==> flow/design.v <==
`timescale 1ns/10ps
 module UART_RXer (
    clk,
    res,
    RX,
    data_out,
    en_data_out
 );
    input  clk ;
    input  res ;
    input  RX  ;
    output [7:0] data_out;
    output en_data_out ;
    reg[12:0] con; 
    reg[3:0] con_bits; 
    reg[7:0] state; 
    reg[7:0] data_out;
    reg RX_delay; 
    reg en_data_out;
 always @(posedge clk or negedge res) begin
    if (~res) begin
        state<=0;con<=0;con_bits<=0;RX_delay<=0;data_out<=0;en_data_out<=0;
    end
    else begin
        RX_delay<=RX;
        case (state)
            0: 
            begin
                en_data_out<=0;
                if(con==4999)begin
                    con<=0;
                end else begin
                    con<=con+1;
                end
                if (con==0) begin
                    if (RX) begin
                        con_bits<=con_bits+1;
                    end else begin
                        con_bits<=0; 
                    end
                end
                if (con_bits==12) begin
                    state<=1;
                end
            end 
            1: 
            begin
                if (~RX&RX_delay) begin
                    state<=2;
                end
            end
            2: 
            begin
                if (con==7500-1) begin
                    con<=0;
                    data_out[0]<=RX;
                    state<=3;
                end else begin
                    con<=con+1;
                end
            end
            3:
            begin
                if(con==5000-1) begin
                    con<=0;
                    data_out[1]<=RX;
                    state<=3;
                end else begin
                    con<=con+1;
                end
            end
            10: 
            begin
                en_data_out<=1;
                state<=1;
            end
            default :
            begin
                state<=0;con<=0;con_bits<=0;en_data_out<=0;
            end
        endcase
    end
 end
 endmodule
From RTL to reports: UART_RXer --
Tool output for the design above, in the order of the flow. Line numbers count from 1 in the design file above. Library cell names are shortened. Not given: --
Set-up: design top UART_RXer, clock clk, library sky130hd, corner tt_025C_1v80

After elaboration --
Source: Yosys, flattened and elaborated, memories not mapped. Widths are those after wreduce. Registers that Yosys merges into a memory's read port (data or address) are not register bits. Print and check cells do not count. Equal cells are merged and count once.
Storage and ports: register bits 29, input port bits 3, output and inout bits 9, cells after elaboration 46
Cells by class: add/subtract/negate cells 2, equality and inequality tests 12, muxes and demuxes 12, bitwise logic cells 3, reductions and logical operators 10
Operators with widths (number):
- 8-bit parallel mux with 5-bit select | 1
- 13-bit parallel mux with 3-bit select | 1
- 8-bit two-way mux | 4
- 13-bit == test (second input constant) | 2
- 13-bit two-way mux | 2
- 8-bit by 2-bit == test with 1-bit output (second input constant) | 2
- 13-bit by 1-bit adder with 13-bit output (second input constant) | 1
- 13-bit zero test | 1
- 2-bit != test (second input constant) | 5
- 8-bit by 1-bit == test with 1-bit output (second input constant) | 1
- 8-bit by 4-bit == test with 1-bit output (second input constant) | 1
- 8-bit zero test | 1
- 4-bit parallel mux with 2-bit select | 1
- 4-bit two-way mux | 2
- 2-bit AND reduction | 3
- 2-bit OR reduction | 2
- 4-bit by 1-bit adder with 4-bit output (second input constant) | 1
- 4-bit == test (second input constant) | 1
- 4-bit AND reduction | 1
- 4-bit OR reduction | 1
- 3-bit OR reduction | 1
- 1-bit inverter | 2
- 1-bit parallel mux with 2-bit select | 1
- 1-bit AND | 1

Logic depth --
Depth = most cells in a row (Yosys ltp): at word level without a register or memory, in the mapped netlist without a sequential cell, where the memories' decode and read muxes count.
Logic depth: depth after elaboration 4, ABC_AREA 0, gate-level depth with buffers 7, mapped depth without buffers 6

Synthesis result --
Yosys stat after the flow's synthesis: flattened, memories mapped to cells. It holds for the ABC_AREA given above (unset counts as 0); a run with the other value may have another netlist. The area totals of this step are shown rounded.
Mapped netlist: mapped cells 127, synthesis area 1290 um^2, mapped flip-flops 24, buffer cells 9
Cells by type (number):
- dfrtp_1 | 23
- buf_4 | 7
- ha_1 | 4
- xor2_1 | 5
- nor2_1 | 11
- and3_1 | 6
- xnor2_1 | 4
- nand2_1 | 8
- nand3_1 | 6
- a22o_1 | 3
- dfstp_2 | 1
- inv_1 | 7
- mux2_2 | 2
- nor4_4 | 1
- nand4_1 | 3
- or3_1 | 3
- a21o_1 | 2
- a21oi_1 | 3
Not listed: further types 22, cells in them 28.

Worst setup path after synthesis --
Path of least setup slack by OpenSTA after synthesis, without wires, with an ideal clock, recovery checks aside; 20% of the period is set as input and as output delay. Where synthesis merged equal registers, the netlist keeps one of their names.
Timing post-synthesis: kind reg2reg, start point register con[3], end point register con[2], clock period 1.78 ns, setup time 0.119 ns, time at the first pin 0.000 ns, arrival time 1.793 ns, data required time 1.661 ns, setup slack -0.132 ns, path delay 1.912 ns, stages 7, path buffers 1, synthesis period reached 1.912 ns
"path delay" is the arrival time less input delay plus setup time. "stages": output pins that drive a net of the path, with the launching flip-flop's if there is one; two outputs of one cell count as two. "synthesis period reached" = period - worst setup slack (recovery checks aside). The figure is calculated, with input and output delays left at 20% of the set period. Between the ends stands the longest chain of elaborated cells between them, by number of cells; it is not shown to be the way that was timed. Of several equally long chains one is given. A line is the first line of the expression or statement that the cell stems from. Yosys adds cells for indexed reads and writes and turns some case tables into memories. A register here has more assigning lines than the two given.
Between the ends, post-synthesis: cells stage by stage dfrtp_1 > or4_4 > nor4_4 > a2bb2oi_2 > and2_1 > buf_6 > nor3_1, cells in the longest elaborated chain 3, elaborated cells between the ends (all ways) 5, classes of those cells eq/ne (2); mux (3)
RTL lines, path post-synthesis:
- start, declared | line 14 | reg[12:0] con;
- start, assigned | line 33 | con<=con+1;
- start, assigned | line 59 | con<=con+1;
- 13-bit == test | line 30 | if(con==4999)begin
- 13-bit two-way mux | line 30
- 13-bit parallel mux with 3-bit select | line 26 | case (state)
- end, assigned | line 33
- end, assigned | line 59
- end, declared | line 14

Path in the finished layout --
Path of least setup slack in the final report of entry B (OpenROAD, finished layout, wires in). Where an end is a register, its clock arrival counts in the times.
Timing post-layout: kind reg2reg, start point register con[3], end point register con[2], clock period 2.03 ns, setup time 0.11 ns, time at the first pin 0.27 ns, arrival time 2.08 ns, data required time 2.19 ns, setup slack 0.11 ns, stages 6, path buffers 0
Between the ends stands the longest chain of elaborated cells between them, by number of cells; it is not shown to be the way that was timed. Of several equally long chains one is given. A register here has more assigning lines than the two given.
Between the ends, post-layout: cells stage by stage dfrtp_1 > or4_4 > nor4_4 > a2bb2oi_2 > and2_2 > nor3_1, cells in the longest elaborated chain 3, elaborated cells between the ends (all ways) 5, classes of those cells eq/ne (2); mux (3)
RTL lines, path post-layout:
- start, declared | line 14 | reg[12:0] con;
- start, assigned | line 33 | con<=con+1;
- start, assigned | line 59 | con<=con+1;
- 13-bit == test | line 30 | if(con==4999)begin
- 13-bit two-way mux | line 30
- 13-bit parallel mux with 3-bit select | line 26 | case (state)
- end, assigned | line 33
- end, assigned | line 59
- end, declared | line 14

Data sheet: physical implementation of UART_RXer

Measured data: module UART_RXer, platform sky130hd, 2 stored runs of the flow under differing settings, order arbitrary. Input and output delays are each 20% of the period that was set; the output load is 0.01 pF.
"clock period achieved" means the clock period less the worst setup slack. The figure is calculated, with input and output delays left at 20% of the set period.
By "total design power" is meant OpenSTA's value without simulated activity: inputs other than the clock are taken to toggle once in ten clock periods, and the tool carries that through the logic.
The results are shown rounded.

* Entry A | settings: period_ns 1.31; CORE_UTILIZATION 66; SETUP_SLACK_MARGIN 0.34; CORE_ASPECT_RATIO 0.58; CELL_PAD_IN_SITES_GLOBAL_PLACEMENT 2; ABC_AREA 0; GPL_ROUTABILITY_DRIVEN 0; CTS_CLUSTER_DIAMETER 107; CAP_MARGIN 40; SLEW_MARGIN 40; MAX_ROUTING_LAYER met5; CORE_MARGIN 2 | incomplete, placement halted on GPL-0301
* Entry B | settings: period_ns 2.03; CORE_UTILIZATION 16; CAP_MARGIN 20; CORE_MARGIN 2; SLEW_MARGIN 20 | results: total negative slack on setup checks 0.000 ns; cell area after synthesis 1,290 um^2; setup slack of the worst path 0.114 ns; final worst hold slack 0.489 ns; die size 8,830 um^2; clock period achieved 1.916 ns; total design power 1.02 mW; std-cell area (final layout) 1,540 um^2
