==> flow/design.v <==
`timescale 1ns / 1ps
module adder(clk,rst_n,start,a,b,flag);
parameter N=4;
input clk,rst_n,start,flag;
input [2*N-1:0] a;
output [2*N-1:0] b;
reg [2*N-1:0] b;
always@(posedge clk or negedge rst_n)
begin
    if(!rst_n)
        b<=0;
    else if(start)
        b<=0;
    else if(!flag)
        b<=a+b;
end
endmodule
`timescale 1ns / 1ps
module control(clk,rst_n,start,en,flag);
parameter N  = 4;
input clk,rst_n,start;
output en,flag;
reg NS,PS;
reg [N-1:0] i;
always@(posedge clk or negedge rst_n)
begin
    if(!rst_n)
        PS<=1'b0;
    else 
        PS<=NS;
end
always@(start or flag)
begin
    if(start)
        NS=1'b1;
    else if(flag)
        NS=1'b0;
    else
        NS=PS;
end
always@(posedge clk or negedge rst_n)
begin
    if(!rst_n)
        i<=1;
    else if(start)
        i<=1;
    else if(en)
        i<=(i<<1);
    else
        i<=1;
end
assign en=PS;
assign flag=!(|i);
endmodule
`timescale 1ns / 1ps
module shift(clk,rst_n,en,start,a,b,a_o);
parameter N = 4;
input clk,rst_n,en,start;
input [N-1:0] a,b;
output [2*N-1:0] a_o;
reg [2*N-1:0] a_s;
reg [N-1:0] b_s;
always@(posedge clk or negedge rst_n)
begin
    if(!rst_n)
        a_s<=0;
    else if(start)
        a_s<=a;
    else if(en)
        a_s<=(a_s<<1);
    else
        a_s<=a_s;
end
always@(posedge clk or negedge rst_n)
begin
    if(!rst_n)
        b_s<=0;
    else if(start)
        b_s<=b;
    else if(en)
        b_s<=(b_s>>1);
    else
        b_s<=b_s;
end
assign a_o=b_s[0]?a_s:0;
endmodule
`timescale 1ns / 1ps
module top(clk,rst_n,start,a,b,out,valid);
parameter N = 4;
input clk,rst_n,start;
input [N-1:0] a,b;
output [2*N-1:0] out;
output valid;
wire en;
wire [2*N-1:0] a_o;
control control0(.clk(clk),.rst_n(rst_n),.start(start),.en(en),.flag(valid));
shift shift0(.clk(clk),.rst_n(rst_n),.start(start),.en(en),.a(a),.b(b),.a_o(a_o));
adder adder0(.clk(clk),.rst_n(rst_n),.start(start),.a(a_o),.b(out),.flag(valid));
endmodule
# ---- Reports on top
# Tool output for the design above, in the order of the flow.
# Line numbers count from 1 in the design file above.
# Library cell names are shortened.
# Not given: --
dict set report inputs {
  design {top}
  clock {clk}
  lib {sky130hd}
  corner {tt_025C_1v80}
}

# ---- After elaboration
# Source: Yosys, flattened and elaborated, memories not mapped. Widths are those after wreduce. Registers that Yosys merges into a memory's read port (data or address) are not register bits. Print and check cells do not count. Equal cells are merged and count once.
dict set report bits {
  wordCells 22
  regBits 25
  inputBits 11
  output_inout_bits 9
  latch_bits 0
  ram_bits 0
  clocked_rd_ports_x_width 0
  memories 0
  rom_bits 0
}
dict set report op_classes {
  n_mux 11
  reduce_and_logical 4
  eq_ne 1
  multipliers 0
  n_cmp 0
  n_addsub 1
  n_shift 0
  div 0
  n_logic 0
}
# cell count
set ops {}
lappend ops {{8-bit two-way mux} 5}
lappend ops {{4-bit two-way mux} 4}
lappend ops {{8-bit adder} 1}
lappend ops {{2-bit nonzero test} 2}
lappend ops {{4-bit OR reduction} 1}
lappend ops {{2-bit inequality test with constant B} 1}
lappend ops {{1-bit two-way mux} 2}
lappend ops {{1-bit zero test} 1}

# ---- Logic depth
# Depth = most cells in a row (Yosys ltp): at word level without a register or memory, in the mapped netlist without a sequential cell, where the memories' decode and read muxes count.
dict set report depth {
  word_depth 4
  abc_area 0
  mapped_depth 8
  ltp_nobuf 8
}

# ---- Synthesis result
# The flow's flattened synthesis, as Yosys stat reports it; memories are mapped. The netlist is that of the ABC_AREA named above (0 if unset); the other value can give another one.
# The area totals of this step are shown rounded.
dict set report mapped {
  ff_cells 25
  area_um2 1360
  seqArea_um2 627
  n_buf 6
  stdcells 137
}
# cell count area_total_um2
set by_type {}
lappend by_type {dfrtp_1 24 600.576}
lappend by_type {mux2i_1 12 120.115}
lappend by_type {nand2_1 24 90.086}
lappend by_type {ha_1 7 87.584}
lappend by_type {and2_1 10 62.56}
lappend by_type {o21ai_0 9 45.043}
lappend by_type {a21oi_1 7 35.034}
lappend by_type {dfstp_2 1 26.275}
lappend by_type {nor2_1 7 26.275}
lappend by_type {buf_6 2 22.522}
lappend by_type {fa_1 1 20.019}
lappend by_type {xnor2_1 2 17.517}
lappend by_type {a211oi_1 2 15.014}
lappend by_type {a21o_1 2 15.014}
lappend by_type {nand3_1 3 15.014}
lappend by_type {a211oi_2 1 12.512}
lappend by_type {nand4_1 2 12.512}
lappend by_type {nor2b_1 2 12.512}
# Other cell types: 15; their cells: 19.
# By module: a second synthesis without flattening, with its own total; a netlist apart from the flattened one above.
dict set report unflattened {
  cells_unflattened 135
  hier_area_um2 1400
}
# Each row is one instance without its submodules.
# module cells instances mod_seq_area_um2 mod_area_um2
set modules {}
lappend modules {adder 67 1 200 646}
lappend modules {shift 55 1 300 572}
lappend modules {control 13 1 126 180}
lappend modules {top 0 1 0.0 0.0}

# ---- Path before layout
# OpenSTA on the mapped netlist: ideal clock, no wires. The path of least setup slack (recovery checks aside). Input and output delay are each 20% of the period. Register names are those of the netlist, which keeps one name where synthesis merged equal registers.
dict set report synth_path {
  kind {register -> register}
  start {reg shift0.b_s[0]}
  end {reg adder0.b[6]}
  path_stages 9
  arrival_time_ns 2.078
  setup_ns 0.126
  required_ns 2.304
  n_path_buf 0
  period_ns 2.43
  path_slack_ns 0.226
  path_delay_ns 2.204
  launch_ns 0.000
  synth_period_reached_ns 2.204
}
# "path_delay_ns" is the arrival time less input delay plus setup time.
# "path_stages": output pins that drive a net of the path, with the launching flip-flop's if there is one; two outputs of one cell count as two.
# "synth_period_reached_ns" = period - worst setup slack (recovery checks aside). The figure is calculated, with input and output delays left at 20% of the set period.
# The rows between start and end are the longest chain of elaborated cells between them; the timing report does not say that the signal goes this way. Where chains are equally long, one stands for them.
# A line is the first line of the expression or statement that the cell stems from. Yosys adds cells for indexed reads and writes and turns some case tables into memories.
# A register here has more assigning lines than the two given.
dict set report synth_between {
  cell_sequence {dfrtp_1 and2_1 ha_1 fa_1 a21o_1 a21oi_1 o21ai_0 mux2i_1 a311o_1}
  elab_chain_len 4
  cells_between 4
  cone_lines 4
  classes_between {1 x add/sub; 3 x mux}
}
# element line_no
set synth_rtl {}
lappend synth_rtl {{from (decl)} 62} ;# reg [N-1:0] b_s;
lappend synth_rtl {{from (assign)} 79} ;# b_s<=b;
lappend synth_rtl {{from (assign)} 81} ;# b_s<=(b_s>>1);
lappend synth_rtl {{8-bit two-way mux} 85} ;# assign a_o=b_s[0]?a_s:0;
lappend synth_rtl {{8-bit adder} 15} ;# b<=a+b;
lappend synth_rtl {{8-bit two-way mux} 14} ;# else if(!flag)
lappend synth_rtl {{8-bit two-way mux} 12} ;# else if(start)
lappend synth_rtl {{to (assign)} 11} ;# b<=0;
lappend synth_rtl {{to (assign)} 15}
lappend synth_rtl {{to (decl)} 6} ;# output [2*N-1:0] b;

# ---- Path in the finished layout
# From the final timing report of entry B: the path of least setup slack in the routed layout; clock arrival at registers is part of the times.
dict set report layout_path {
  kind {register -> output}
  start {reg control0.i[1]}
  end {out valid}
  path_stages 4
  required_ns 2.58
  arrival_time_ns 2.09
  path_slack_ns 0.50
  out_delay_ns 0.65
  n_path_buf 1
  period_ns 3.23
  launch_ns 0.27
}
# The rows between start and end are the longest chain of elaborated cells between them; the timing report does not say that the signal goes this way. Where chains are equally long, one stands for them.
# A register here has more assigning lines than the two given.
dict set report layout_between {
  cell_sequence {dfrtp_1 or4_4 inv_2 clkdlybuf4s50_1}
  elab_chain_len 2
  cells_between 2
  cone_lines 1
  classes_between {2 x reduce/logical}
}
# element line_no
set layout_rtl {}
lappend layout_rtl {{from (decl)} 24} ;# reg [N-1:0] i;
lappend layout_rtl {{from (assign)} 44} ;# i<=1;
lappend layout_rtl {{from (assign)} 48} ;# i<=(i<<1);
lappend layout_rtl {{4-bit OR reduction} 53} ;# assign flag=!(|i);
lappend layout_rtl {{1-bit zero test} 53}
lappend layout_rtl {{to (decl)} 93} ;# output valid;

; Measured data: module top, platform sky130hd, 2 stored runs of the flow under differing settings, order arbitrary. Input and output delays are each 20% of the period that was set; the output load is 0.01 pF.
; "worst_path_ns": the worst setup path's part of the clock period (all of it between registers, 20% less for each end at a port) less its slack. A launch clock that arrives late makes it longer, a capture clock that arrives late makes it shorter.
; "design_power_mw": no workload was simulated; the value follows from the tool's default switching activity.
; The measured numbers are rounded.

[entry A: settings]
period_ns = 1.81
CORE_UTILIZATION = 67
SETUP_SLACK_MARGIN = 0.07
PLACE_DENSITY_LB_ADDON = 0.19
CORE_ASPECT_RATIO = 0.62
GPL_TIMING_DRIVEN = 0
CAP_MARGIN = 40
SLEW_MARGIN = 30
MIN_ROUTING_LAYER = met2
CORE_MARGIN = 2
[entry A: results]
outcome = not finished: routing ended with error DPL-0038

[entry B: settings]
period_ns = 3.23
CORE_UTILIZATION = 23
PLACE_DENSITY_LB_ADDON = 0.18
CORE_ASPECT_RATIO = 1.6
TNS_END_PERCENT = 40
CTS_CLUSTER_SIZE = 89
CTS_CLUSTER_DIAMETER = 225
CAP_MARGIN = 30
SLEW_MARGIN = 15
MIN_ROUTING_LAYER = met2
CORE_MARGIN = 2
[entry B: results]
design.die.area_um2 = 6550
total_negative_slack_ns = 0.000
setup_ws_ns = 0.498
ys_area_um2 = 1360
design_power_mw = 0.714
worst_path_ns = 2.09
timing.worst_path_kind = register -> output
post_route_util_pct = 29.0
