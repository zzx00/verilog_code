==> flow/design.v <==
module detector(
  input wire clk,
  input wire rst,
  input wire trigger,
  output wire [18:0]cnt,
  output wire [3:0] B,
  output wire [4:0] bits
);
reg[22:0] count;  
reg [3:0] rB;
reg [4:0] rbits;
reg [18:0] r_cnt;
assign B=rB;
assign bits=rbits;
reg trigger_p;
assign pose=trigger && !trigger_p;
assign cnt=r_cnt;
always@(posedge clk or negedge rst)begin
    if(!rst)
        trigger_p<=0;
    else
        trigger_p<=trigger;
end
always@(posedge clk or negedge rst)begin
    if(!rst)begin
        rB<=0;
        count<=0;
        r_cnt<=0;
    end else begin
        count<=count+1'b1;
        if(count%19'd399000==0)begin
            r_cnt<=0;
            rB<=count/19'd399000;
        end else begin
            rB<=count/19'd399000;
        end
        if(pose)
            r_cnt=r_cnt+1'b1;
        else ;
    end
end
always@(posedge clk or negedge rst)begin
    if(~rst)begin
        rbits<=5'h1f;
    end else begin
        if(count!=0 && (count%19'd399000)==0 && (cnt==0))
            rbits<=count/19'd399000 - 1'b1;
        else ;
    end
end
always@(posedge clk)begin
    if(count==23'd6399000)
        count<=0;
    else;
end
endmodule
---- Tool chain data of detector ----
Tool output for the design above, in the order of the flow.
Lines are those of the file above, counted from 1.
Operators: Yosys type, input widths -> output width; for muxes data width and select width s.
Cell names lack the library's common part.
The mark - stands for no value.
inputs
  top module .............................. detector
  clock port .............................. clk
  cell library ............................ sky130hd
  library corner .......................... tt_025C_1v80

---- Word level ----
Counts by Yosys on the flattened word-level netlist (proc, flatten, opt, wreduce; memories kept). Register bits leave out memories and registers merged into their read ports (data or address); mux counts leave out enables and synchronous resets folded into registers. Print and check cells are left out. Cells with the same type and inputs are merged into one.
cells by class
  reductions and logical operators ........ 2
  $add $sub $neg .......................... 1
operator list
  cell                   number
  $add 19x1->19 const B  1
  $logic_and 1x1->1      1
  $logic_not 1->1        1
storage and ports
  bits of input ports ..................... 3
  bits in registers ....................... 20
  elaborated cells ........................ 5
  output and inout bits ................... 28

---- Logic depth ----
Depth = most cells in a row (Yosys ltp): at word level without a register or memory, in the mapped netlist without a sequential cell, where the memories' decode and read muxes count.
depth
  depth after elaboration ................. 2
  ABC_AREA ................................ 1
  gate-level depth with buffers ........... 8

---- Mapped cells and area ----
Source: synth_stat.txt of the flow (Yosys; design flattened, memories mapped). It holds for the ABC_AREA given above (unset counts as 0); a run with the other value may have another netlist.
cells by type
  type      number
  dfrtp_1   20
  nand2_1   30
  inv_1     22
  xor2_1    9
  buf_4     9
  nor2_4    6
  nor2_1    12
  nand3_4   2
  nand3_1   6
  xnor2_1   3
  nand4_1   3
  ha_1      1
  nand2_2   2
  nor2_2    2
  mux2_2    1
  conb_1    2
  nand3b_1  1
  a21oi_1   1
Not listed: further types 2, cells in them 2.
mapped netlist
  mapped area ............................. 0.0011423 mm^2
  flip-flops .............................. 20
  sequential area ......................... 0.0005005 mm^2
  buffer cells ............................ 9
  cell count .............................. 134

---- Timing after synthesis ----
Path of least setup slack by OpenSTA after synthesis, without wires, with an ideal clock, recovery checks aside; 20% of the period is set as input and as output delay. Where synthesis merged equal registers, the netlist keeps one of their names.
timing after synthesis
  path kind ............................... reg-to-reg
  from .................................... reg r_cnt[0]
  to ...................................... reg r_cnt[18]
  path slack .............................. 1,219 ps
  driving pins on the path ................ 9
  required time ........................... 2,397 ps
  path delay .............................. 1,291 ps
  launch time at the first pin ............ 0 ps
  period .................................. 2,510 ps
  data arrival time ....................... 1,178 ps
  synthesis period reached ................ 1,291 ps
"path delay" = arrival - input delay + setup time.
"driving pins on the path" counts driving pins, that of a launching flip-flop among them; a cell with two outputs on the path counts twice.
"synthesis period reached" is the clock period less the worst setup slack; recovery checks do not enter. This is arithmetic on one report: input and output delays are still those of the set period (20% each).
Between the ends stands the longest chain of elaborated cells between them, by number of cells; it is not shown to be the way that was timed. Of several equally long chains one is given.
Each line given opens the expression or statement behind the cell; cells for indexed reads and writes are added by Yosys, which also makes memories of some case tables.
A register here has more assigning lines than the two given.
between the ends, after synthesis
  path through ............................ dfrtp_1 -> ha_1 -> inv_1 -> nor2_4 -> nand3_4 -> nor2_4 -> nand3_1 -> nand2_1 -> inv_1
  length of the longest elaborated chain .. 1
  elaborated cells between the ends (all ways) .. 1
  classes of those cells .................. add/sub: 1
RTL lines, path after synthesis
  what                RTL line  source
  start: declaration  12        reg [18:0] r_cnt;
  start: assignment   28        r_cnt<=0;
  start: assignment   38        r_cnt=r_cnt+1'b1;
  $add 19x1->19       38
  end: assignment     32        r_cnt<=0;
  end: assignment     38
  end: declaration    12

---- Path in the finished layout ----
Path of least setup slack in the final report of run 1 (OpenROAD, finished layout, wires in). Where an end is a register, its clock arrival counts in the times.
The path's times are printed in steps of 10 ps; the period is the one set.
timing after layout
  path kind ............................... reg-to-reg
  from .................................... reg r_cnt[0]
  to ...................................... reg r_cnt[12]
  launch time at the first pin ............ 250 ps
  required time ........................... 1,380 ps
  driving pins on the path ................ 9
  data arrival time ....................... 1,490 ps
  path slack .............................. -110 ps
  period .................................. 1,200 ps
Between the ends stands the longest chain of elaborated cells between them, by number of cells; it is not shown to be the way that was timed. Of several equally long chains one is given.
A register here has more assigning lines than the two given.
between the ends, after layout
  path through ............................ dfrtp_1 -> buf_6 -> ha_4 -> inv_2 -> nor2_4 -> nand3_4 -> buf_4 -> nor2_4 -> xor2_1
  length of the longest elaborated chain .. 1
  elaborated cells between the ends (all ways) .. 1
  classes of those cells .................. add/sub: 1
RTL lines, path after layout
  what                RTL line  source
  start: declaration  12        reg [18:0] r_cnt;
  start: assignment   28        r_cnt<=0;
  start: assignment   38        r_cnt=r_cnt+1'b1;
  $add 19x1->19       38
  end: assignment     32        r_cnt<=0;
  end: assignment     38
  end: declaration    12

FLOW RESULTS
============

Below are 2 stored runs of the flow (Yosys, OpenROAD; platform sky130hd) on detector, each with its settings and what was measured, unordered. Constraints: input delay and output delay 20% of the set period each, output load 0.01 pF.
"period achieved" = clock period - worst setup slack. The figure is calculated, with input and output delays left at 20% of the set period.
"allowed time less slack (worst setup path)" is the time allowed to the run's worst setup path (the clock period less input and output delay, where it has them) less its slack. Clock arrival times count: a late capture clock shortens it, a late launch clock lengthens it.
"total power after layout": no workload was simulated; the value follows from the tool's default switching activity.
"allowed time less slack (worst setup path)" is known to 10 ps.

======== run 1 ========
==> flow/run.sh <==
#!/bin/bash
# the make line also repeats the synthesis and layout settings of config.mk as NAME=value (left out here)
make -C /OpenROAD-flow-scripts/flow DESIGN_CONFIG=/design/flow/config.mk WORK_HOME=/design/flow/orfs CLKGATE_MAP_FILE= finish
==> flow/config.mk <==
export PLATFORM = sky130hd
export DESIGN_NAME = detector
export DESIGN_NICKNAME = detector
export VERILOG_FILES = /design/flow/design.v
export SDC_FILE = /design/flow/constraint.sdc
export NUM_CORES = 4
export LEC_CHECK = 0
export ABC_AREA = 1
export CAP_MARGIN = 20
export CORE_MARGIN = 2
export CORE_UTILIZATION = 30
export PLACE_DENSITY = 0.46
export SLEW_MARGIN = 20
==> flow/constraint.sdc <==
create_clock -name core_clock -period 1.2 [get_ports {clk}]
set_input_delay 0.2400 -clock core_clock [delete_from_list [all_inputs] [get_ports {clk}]]
set_output_delay 0.2400 -clock core_clock [all_outputs]
set_load 0.01 [all_outputs]

-------- measured, run 1 --------
  setup slack of the worst path ........... -112 ps
  period achieved ......................... 1,312 ps
  chip area after synthesis (Yosys) ....... 0.0011423 mm^2
  total power after layout ................ 2.146 mW
  total die area .......................... 0.0043171 mm^2
  utilization after routing ............... 50.3%
  allowed time less slack (worst setup path) .. 1,310 ps
  class of the worst setup path ........... reg-to-reg
  setup total negative slack .............. -832 ps
  standard-cell area after layout ......... 0.001843 mm^2

======== run 2 ========
==> flow/run.sh <==
#!/bin/bash
# the make line also repeats the synthesis and layout settings of config.mk as NAME=value (left out here)
make -C /OpenROAD-flow-scripts/flow DESIGN_CONFIG=/design/flow/config.mk WORK_HOME=/design/flow/orfs CLKGATE_MAP_FILE= finish
==> flow/config.mk <==
export PLATFORM = sky130hd
export DESIGN_NAME = detector
export DESIGN_NICKNAME = detector
export VERILOG_FILES = /design/flow/design.v
export SDC_FILE = /design/flow/constraint.sdc
export NUM_CORES = 4
export LEC_CHECK = 0
export CAP_MARGIN = 20
export CORE_ASPECT_RATIO = 1.33
export CORE_MARGIN = 2
export CORE_UTILIZATION = 34
export CTS_CLUSTER_SIZE = 81
export GPL_ROUTABILITY_DRIVEN = 0
export MAX_ROUTING_LAYER = met4
export MIN_ROUTING_LAYER = met2
export PLACE_DENSITY = 0.78
export SLEW_MARGIN = 20
==> flow/constraint.sdc <==
create_clock -name core_clock -period 1.01 [get_ports {clk}]
set_input_delay 0.2020 -clock core_clock [delete_from_list [all_inputs] [get_ports {clk}]]
set_output_delay 0.2020 -clock core_clock [all_outputs]
set_load 0.01 [all_outputs]

-------- measured, run 2 --------
  setup slack of the worst path ........... -542 ps
  period achieved ......................... 1,552 ps
  chip area after synthesis (Yosys) ....... 0.0009534 mm^2
  total power after layout ................ 2.893 mW
  total die area .......................... 0.003248 mm^2
  utilization after routing ............... 65.4%
  allowed time less slack (worst setup path) .. 1,550 ps
  class of the worst setup path ........... reg-to-reg
  setup total negative slack .............. -9,221 ps
  standard-cell area after layout ......... 0.0017817 mm^2
